==> flow/design.v <==
`timescale 1ns / 1ps
module my_multi_addere(
  input clk,
  input wire signed [15:0] a,
  input wire signed [15:0] b,
  input wire signed[35:0] c,
  output reg signed [35:0] p
    );
reg signed [35:0] m ;
always @(posedge clk)
begin
  m <= a*b;
  p <= m+c;
end
endmodule
# == Tool chain data of my_multi_addere ==
# Tool output for the design above, in the order of the flow.
# Line numbers count from 1 in the design file above.
# Not given: -
# setup
top,my_multi_addere
clk_port,clk
library,sky130hd
pvt_corner,tt_025C_1v80

# == Word-level counts ==
# Yosys after proc, flatten, opt, wreduce and memory -nomap, before mapping. Enables and synchronous resets that opt folds into registers are not counted as muxes. Memory bits, and registers merged into a memory's read port (data or address), are not among the register bits. Print and check cells are not counted. Equal cells are merged and count once.
# op_classes
add_sub_neg,1
n_mul,1
logic,0
eq_ne,0
n_reduce_logical,0
n_div,0
n_cmp,0
shifts,0
muxes,0
# ops
operator,n
multiplier 16 x 16 -> 32 bit,1
adder 32 x 36 -> 36 bit,1
# bits
in_bits,69
latchBits,0
out_inout_bits,36
rom_bits,0
ram_bits,0
reg_bits,68
wordCells,4
mem_count,0
clocked_rd_ports_x_width,0

# == Depth ==
# Depth = most cells in a row (Yosys ltp): at word level without a register or memory, in the mapped netlist without a sequential cell, where the memories' decode and read muxes count.
# depth
ltp_word,1
ABC_AREA,1
mapped_depth,28
mapped_depth_nobuf,26

# == Netlist ==
# Source: synth_stat.txt of the flow (Yosys; design flattened, memories mapped). It holds for the ABC_AREA given above (unset counts as 0); a run with the other value may have another netlist.
# Totals and module areas in this step are rounded.
# types
cell_type,n,area_total_um2
sky130_fd_sc_hd__fa_1,263,5265.05
sky130_fd_sc_hd__nand2_1,597,2.24E+03
sky130_fd_sc_hd__inv_1,592,2.22E+03
sky130_fd_sc_hd__ha_1,117,1.46E+03
sky130_fd_sc_hd__dfxtp_1,68,1.36E+03
sky130_fd_sc_hd__nor2_1,99,371.606
sky130_fd_sc_hd__nand3_1,63,315.302
sky130_fd_sc_hd__xor2_1,33,289.027
sky130_fd_sc_hd__a21oi_1,52,260.25
sky130_fd_sc_hd__clkbuf_1,55,206.448
sky130_fd_sc_hd__o21ai_0,26,130.125
sky130_fd_sc_hd__nand4_1,17,106.352
sky130_fd_sc_hd__nor3_1,16,80.077
sky130_fd_sc_hd__nand2_2,12,75.072
sky130_fd_sc_hd__xnor2_1,7,61.309
sky130_fd_sc_hd__nand3_2,6,60.058
sky130_fd_sc_hd__o21bai_1,8,60.058
sky130_fd_sc_hd__a21oi_2,6,52.55
# Other cell types: 16; their cells: 36.
# mapped
buffers,56
flip_flops,68
seq_area_um2,1400
mapped_cells,2073
area_um2,15000

# == Worst setup path after synthesis ==
# Source: OpenSTA report_checks on the synthesized netlist (no wires, ideal clock, input and output delay 20% of the period each), path of least setup slack; recovery checks are left aside. Register names are those of the netlist, which keeps one name where synthesis merged equal registers.
# synth_timing
path_type,input to register
startpoint,input port b[6]
endpoint,register m[31]
delay_ps,5065
driving_pins,24
clock_period_ps,7490
required_time_ps,7374
path_buffers,2
arrival_time_ps,6447
path_slack_ps,926
period_less_setup_slack_ps,6564
# "delay_ps" is the arrival time less input delay plus setup time.
# "driving_pins": output pins that drive a net of the path, with the launching flip-flop's if there is one; two outputs of one cell count as two.
# "period_less_setup_slack_ps" is the clock period less the worst setup slack; recovery checks do not enter. This is arithmetic on one report: input and output delays are still those of the set period (20% each).
# The rows between start and end are the longest chain of elaborated cells between them; the timing report does not say that the signal goes this way. Where chains are equally long, one stands for them.
# A line is the first line of the expression or statement that the cell stems from. Yosys adds cells for indexed reads and writes and turns some case tables into memories.
# synth_via
cell_sequence,sky130_fd_sc_hd__clkbuf_1 -> sky130_fd_sc_hd__clkbuf_1 -> sky130_fd_sc_hd__nand2_1 -> sky130_fd_sc_hd__fa_1 -> sky130_fd_sc_hd__inv_1 -> sky130_fd_sc_hd__fa_1 -> sky130_fd_sc_hd__inv_1 -> sky130_fd_sc_hd__fa_1 -> sky130_fd_sc_hd__fa_1 -> sky130_fd_sc_hd__fa_1 -> sky130_fd_sc_hd__fa_1 -> sky130_fd_sc_hd__inv_1 -> sky130_fd_sc_hd__ha_1 -> sky130_fd_sc_hd__nand2_1 -> sky130_fd_sc_hd__inv_1 -> sky130_fd_sc_hd__nand2_1 -> sky130_fd_sc_hd__inv_1 -> sky130_fd_sc_hd__nand2_1 -> sky130_fd_sc_hd__nor3_1 -> sky130_fd_sc_hd__nand2_1 -> sky130_fd_sc_hd__inv_1 -> sky130_fd_sc_hd__nor2_1 -> sky130_fd_sc_hd__nand2_1 -> sky130_fd_sc_hd__nand2_1
elab_chain_len,1
cone_cells,1
cone_lines,1
cone_classes,mul (1)
# synth_lines
element,line,rtl
start: declaration,5,"input wire signed [15:0] b,"
multiplier 16 x 16 -> 32 bit,12,m <= a*b;
end: assignment,12,
end: declaration,9,reg signed [35:0] m ;

# == Path in the finished layout ==
# Path of least setup slack in the final report of stored run 1 (OpenROAD, finished layout, wires in). Where an end is a register, its clock arrival counts in the times.
# The report prints the path's times to 10 ps; the period is as set.
# layout_timing
path_type,input to register
startpoint,input port a[15]
endpoint,register m[24]
driving_pins,18
path_slack_ps,860
required_time_ps,9270
clock_period_ps,9030
arrival_time_ps,8410
path_buffers,2
# The rows between start and end are the longest chain of elaborated cells between them; the timing report does not say that the signal goes this way. Where chains are equally long, one stands for them.
# layout_via
cell_sequence,sky130_fd_sc_hd__clkdlybuf4s50_1 -> sky130_fd_sc_hd__clkbuf_1 -> sky130_fd_sc_hd__nand2_1 -> sky130_fd_sc_hd__fa_1 -> sky130_fd_sc_hd__inv_1 -> sky130_fd_sc_hd__fa_1 -> sky130_fd_sc_hd__fa_1 -> sky130_fd_sc_hd__fa_1 -> sky130_fd_sc_hd__fa_1 -> sky130_fd_sc_hd__inv_1 -> sky130_fd_sc_hd__fa_1 -> sky130_fd_sc_hd__inv_1 -> sky130_fd_sc_hd__ha_1 -> sky130_fd_sc_hd__nand2_1 -> sky130_fd_sc_hd__nor3_1 -> sky130_fd_sc_hd__nand4_1 -> sky130_fd_sc_hd__nand4_1 -> sky130_fd_sc_hd__nand2_1
elab_chain_len,1
cone_cells,1
cone_lines,1
cone_classes,mul (1)
# layout_lines
element,line,rtl
start: declaration,4,"input wire signed [15:0] a,"
multiplier 16 x 16 -> 32 bit,12,m <= a*b;
end: assignment,12,
end: declaration,9,reg signed [35:0] m ;

# 2 stored runs of my_multi_addere in the flow (synthesis by Yosys, layout by OpenROAD, sky130hd cells), in arbitrary order. Constraints: input delay and output delay 20% of the set period each, output load 0.01 pF.
# Results are given in rounded form.
# Settings: . = not set for that run.
stored run,period_ns,CORE_UTILIZATION,PLACE_DENSITY_LB_ADDON,HOLD_SLACK_MARGIN,CORE_ASPECT_RATIO,ABC_AREA,GPL_TIMING_DRIVEN,CAP_MARGIN,CORE_MARGIN,SLEW_MARGIN,post_synth_area_um2,final_die_area_um2,util_pct,ws_setup_ps,tns_setup_ps,ws_hold_ps
stored run 1,9.03,54,0.27,0.3,0.67,1,0,20,2,20,15000,29000,61,860,0,450
stored run 2,7.14,17,.,.,.,.,.,20,2,20,13000,78000,23,130,0,450
